==> flow/design.v <==
module Clock (
  input wire clk,
  input wire rstn,
  output reg [5:0] minute,
  output reg [4:0] hour
);
  reg [5:0] count_minute;
  reg [4:0] count_hour;
  always @(posedge clk or negedge rstn) begin
    if (!rstn) begin
      count_minute <= 6'b0;
      count_hour <= 5'b0;
    end else begin
      if (count_minute == 59) begin
        count_minute <= 6'b0;
        if (count_hour == 23) begin
          count_hour <= 5'b0;
        end else begin
          count_hour <= count_hour + 1;
        end
      end else begin
        count_minute <= count_minute + 1;
      end
    end
  end
  always @* begin
    minute = count_minute;
    hour = count_hour;
  end
endmodule
### Step by step through the tools: Clock

Tool output for the design above, in the order of the flow.
Line numbers count from 1 in the design file above.
A cell with - has no value.

| inputs | value |
|---|---|
| top | Clock |
| clock port | clk |
| cell library | sky130hd |
| library corner | tt_025C_1v80 |

### After elaboration

Yosys after proc, flatten, opt, wreduce and memory -nomap, before mapping. Enables and synchronous resets that opt folds into registers are not counted as muxes. Memory bits, and registers merged into a memory's read port (data or address), are not among the register bits. Print and check cells are not counted. Equal cells are merged and count once.

| operators by class | value |
|---|---|
| add/subtract/negate cells | 2 |
| equality and inequality tests | 2 |
| mux-type cells | 2 |

Operators with widths:

| kind | count |
|---|---|
| 6-bit by 1-bit adder with 6-bit output (second input constant) | 1 |
| 6-bit == test (second input constant) | 1 |
| 6-bit two-way mux | 1 |
| 5-bit by 1-bit adder with 5-bit output (second input constant) | 1 |
| 5-bit == test (second input constant) | 1 |
| 5-bit two-way mux | 1 |

| bit counts | value |
|---|---|
| elaborated cells | 8 |
| input bits | 2 |
| flip-flop bits (word level) | 11 |

### Longest topological paths

Longest topological path by Yosys (ltp), each cell counted once; first at word level (registers and memories cut), then after technology mapping (sequential cells cut; the memories' decode and read muxes count).

| logic depth | value |
|---|---|
| depth after elaboration | 2 |
| ABC_AREA | 0 |
| mapped depth | 4 |
| gate-level depth less buffers | 4 |

### Synthesis result

The flow's flattened synthesis, as Yosys stat reports it; memories are mapped. The netlist is that of the ABC_AREA named above (0 if unset); the other value can give another one.
The area totals of this step are shown rounded.

Cell types:

| cell type | count | area in all (um2) |
|---|---|---|
| sky130_fd_sc_hd__dfrtp_1 | 11 | 275.264 |
| sky130_fd_sc_hd__mux2_2 | 3 | 33.782 |
| sky130_fd_sc_hd__ha_1 | 2 | 25.024 |
| sky130_fd_sc_hd__nand4_4 | 1 | 21.27 |
| sky130_fd_sc_hd__nand3_1 | 4 | 20.019 |
| sky130_fd_sc_hd__xor2_1 | 2 | 17.517 |
| sky130_fd_sc_hd__o211ai_1 | 2 | 15.014 |
| sky130_fd_sc_hd__nor3b_2 | 1 | 12.512 |
| sky130_fd_sc_hd__nand2_1 | 3 | 11.261 |
| sky130_fd_sc_hd__nor2_1 | 3 | 11.261 |
| sky130_fd_sc_hd__nor2_4 | 1 | 11.261 |
| sky130_fd_sc_hd__and4b_1 | 1 | 10.01 |
| sky130_fd_sc_hd__nor3_2 | 1 | 10.01 |
| sky130_fd_sc_hd__o21ai_0 | 2 | 10.01 |
| sky130_fd_sc_hd__a32oi_1 | 1 | 8.758 |
| sky130_fd_sc_hd__a41oi_1 | 1 | 8.758 |
| sky130_fd_sc_hd__xnor2_1 | 1 | 8.758 |
| sky130_fd_sc_hd__nand3b_1 | 1 | 7.507 |

Other cell types: 5; their cells: 5.

| mapped netlist | value |
|---|---|
| buffers | 1 |
| cells in the netlist | 46 |
| synthesis area | 0.000546 mm2 |
| flip-flop cells | 11 |

### Path before layout

Source: OpenSTA report_checks on the synthesized netlist (no wires, ideal clock, input and output delay 20% of the period each), path of least setup slack; recovery checks are left aside. Register names are those of the netlist, which keeps one name where synthesis merged equal registers.

| timing path post-synthesis | value |
|---|---|
| kind | register to register |
| start | reg count_minute[0] |
| end | reg count_hour[3] |
| required time | 2.175 ns |
| setup slack | 0.767 ns |
| path buffers | 0 |
| arrival time | 1.408 ns |
| library setup time | 0.125 ns |
| period | 2.3 ns |
| stages on the path | 5 |
| delay of the path | 1.533 ns |
| synthesis period reached | 1.533 ns |

"delay of the path" = arrival - input delay + setup time.
"stages on the path": output pins that drive a net of the path, with the launching flip-flop's if there is one; two outputs of one cell count as two.
"synthesis period reached" is the clock period less the worst setup slack; recovery checks do not enter. This is arithmetic on one report: input and output delays are still those of the set period (20% each).
Between the ends stands the longest chain of elaborated cells between them, by number of cells; it is not shown to be the way that was timed. Of several equally long chains one is given.
Each line given opens the expression or statement behind the cell; cells for indexed reads and writes are added by Yosys, which also makes memories of some case tables.
At most two assigning lines are given for a register; there are more.

| between the ends, post-synthesis | value |
|---|---|
| cells stage by stage | sky130_fd_sc_hd__dfrtp_1 > sky130_fd_sc_hd__ha_1 > sky130_fd_sc_hd__nand4_4 > sky130_fd_sc_hd__nor3_2 > sky130_fd_sc_hd__mux2_2 |
| cells in the longest elaborated chain | 1 |

Ends and longest elaborated chain, post-synthesis:

| item | RTL line | source |
|---|---|---|
| from (decl) | 7 | `reg [5:0] count_minute;` |
| from (assign) | 11 | `count_minute <= 6'b0;` |
| from (assign) | 22 | `count_minute <= count_minute + 1;` |
| 6-bit == test | 14 | `if (count_minute == 59) begin` |
| to (assign) | 12 | `count_hour <= 5'b0;` |
| to (assign) | 19 | `count_hour <= count_hour + 1;` |
| to (decl) | 8 | `reg [4:0] count_hour;` |

### Path in the finished layout

From the final timing report of run 1: the path of least setup slack in the routed layout; clock arrival at registers is part of the times.

| timing path post-layout | value |
|---|---|
| kind | register to output |
| start | reg count_minute[3] |
| end | out minute[3] |
| arrival time | 1.39 ns |
| path buffers | 1 |
| setup slack | 1.19 ns |
| period | 3.22 ns |
| required time | 2.58 ns |
| stages on the path | 2 |

At most two assigning lines are given for a register; there are more.

| between the ends, post-layout | value |
|---|---|
| cells stage by stage | sky130_fd_sc_hd__dfrtp_1 > sky130_fd_sc_hd__clkdlybuf4s50_1 |
| cells in the longest elaborated chain | 0 |

Ends and longest elaborated chain, post-layout:

| item | RTL line | source |
|---|---|---|
| from (decl) | 7 | `reg [5:0] count_minute;` |
| from (assign) | 11 | `count_minute <= 6'b0;` |
| from (assign) | 22 | `count_minute <= count_minute + 1;` |
| to (decl) | 4 | `output reg [5:0] minute,` |

Settings and measured results of 2 stored flow runs for module Clock (sky130hd), not sorted in any way. The constraints put input and output delay at 20% of the set period each and load the outputs with 0.01 pF.
"clock period achieved" means the clock period less the worst setup slack. The figure is calculated, with input and output delays left at 20% of the set period.
"allowed time less slack (worst setup path)": the worst setup path's part of the clock period (all of it between registers, 20% less for each end at a port) less its slack. A launch clock that arrives late makes it longer, a capture clock that arrives late makes it shorter.
"power consumption": no workload was simulated; the value follows from the tool's default switching activity.
Measured values are rounded.

#### Run 1

| setting | value |
|---|---|
| period_ns | `3.22` |
| CORE_UTILIZATION | `31` |
| PLACE_DENSITY | `0.84` |
| CORE_MARGIN | `9` |
| CELL_PAD_IN_SITES_GLOBAL_PLACEMENT | `1` |
| CELL_PAD_IN_SITES_DETAIL_PLACEMENT | `2` |
| TNS_END_PERCENT | `40` |
| GPL_TIMING_DRIVEN | `0` |
| GPL_ROUTABILITY_DRIVEN | `0` |
| CTS_CLUSTER_SIZE | `33` |
| CTS_CLUSTER_DIAMETER | `241` |
| SLEW_MARGIN | `20` |
| MIN_ROUTING_LAYER | `met1` |
| MAX_ROUTING_LAYER | `met4` |
| CAP_MARGIN | `20` |

| result | value |
|---|---|
| cell area after synthesis | 0.000546 mm2 |
| full die area | 0.00359 mm2 |
| standard-cell area after layout | 0.000712 mm2 |
| utilization of the finished layout | 45.2 % |
| worst slack on setup checks | 1.19 ns |
| final setup TNS | 0.000 ns |
| worst hold slack in the final report | 0.543 ns |
| power consumption | 0.236 mW |
| clock period achieved | 2.032 ns |
| allowed time less slack (worst setup path) | 1.39 ns |
| class of the worst setup path | register to output |

#### Run 2

| setting | value |
|---|---|
| period_ns | `1.34` |
| CORE_UTILIZATION | `63` |
| SETUP_SLACK_MARGIN | `-0.05` |
| CORE_MARGIN | `5` |
| TNS_END_PERCENT | `55` |
| CAP_MARGIN | `5` |
| SLEW_MARGIN | `30` |

No results, floorplanning failed with PDN-0185.
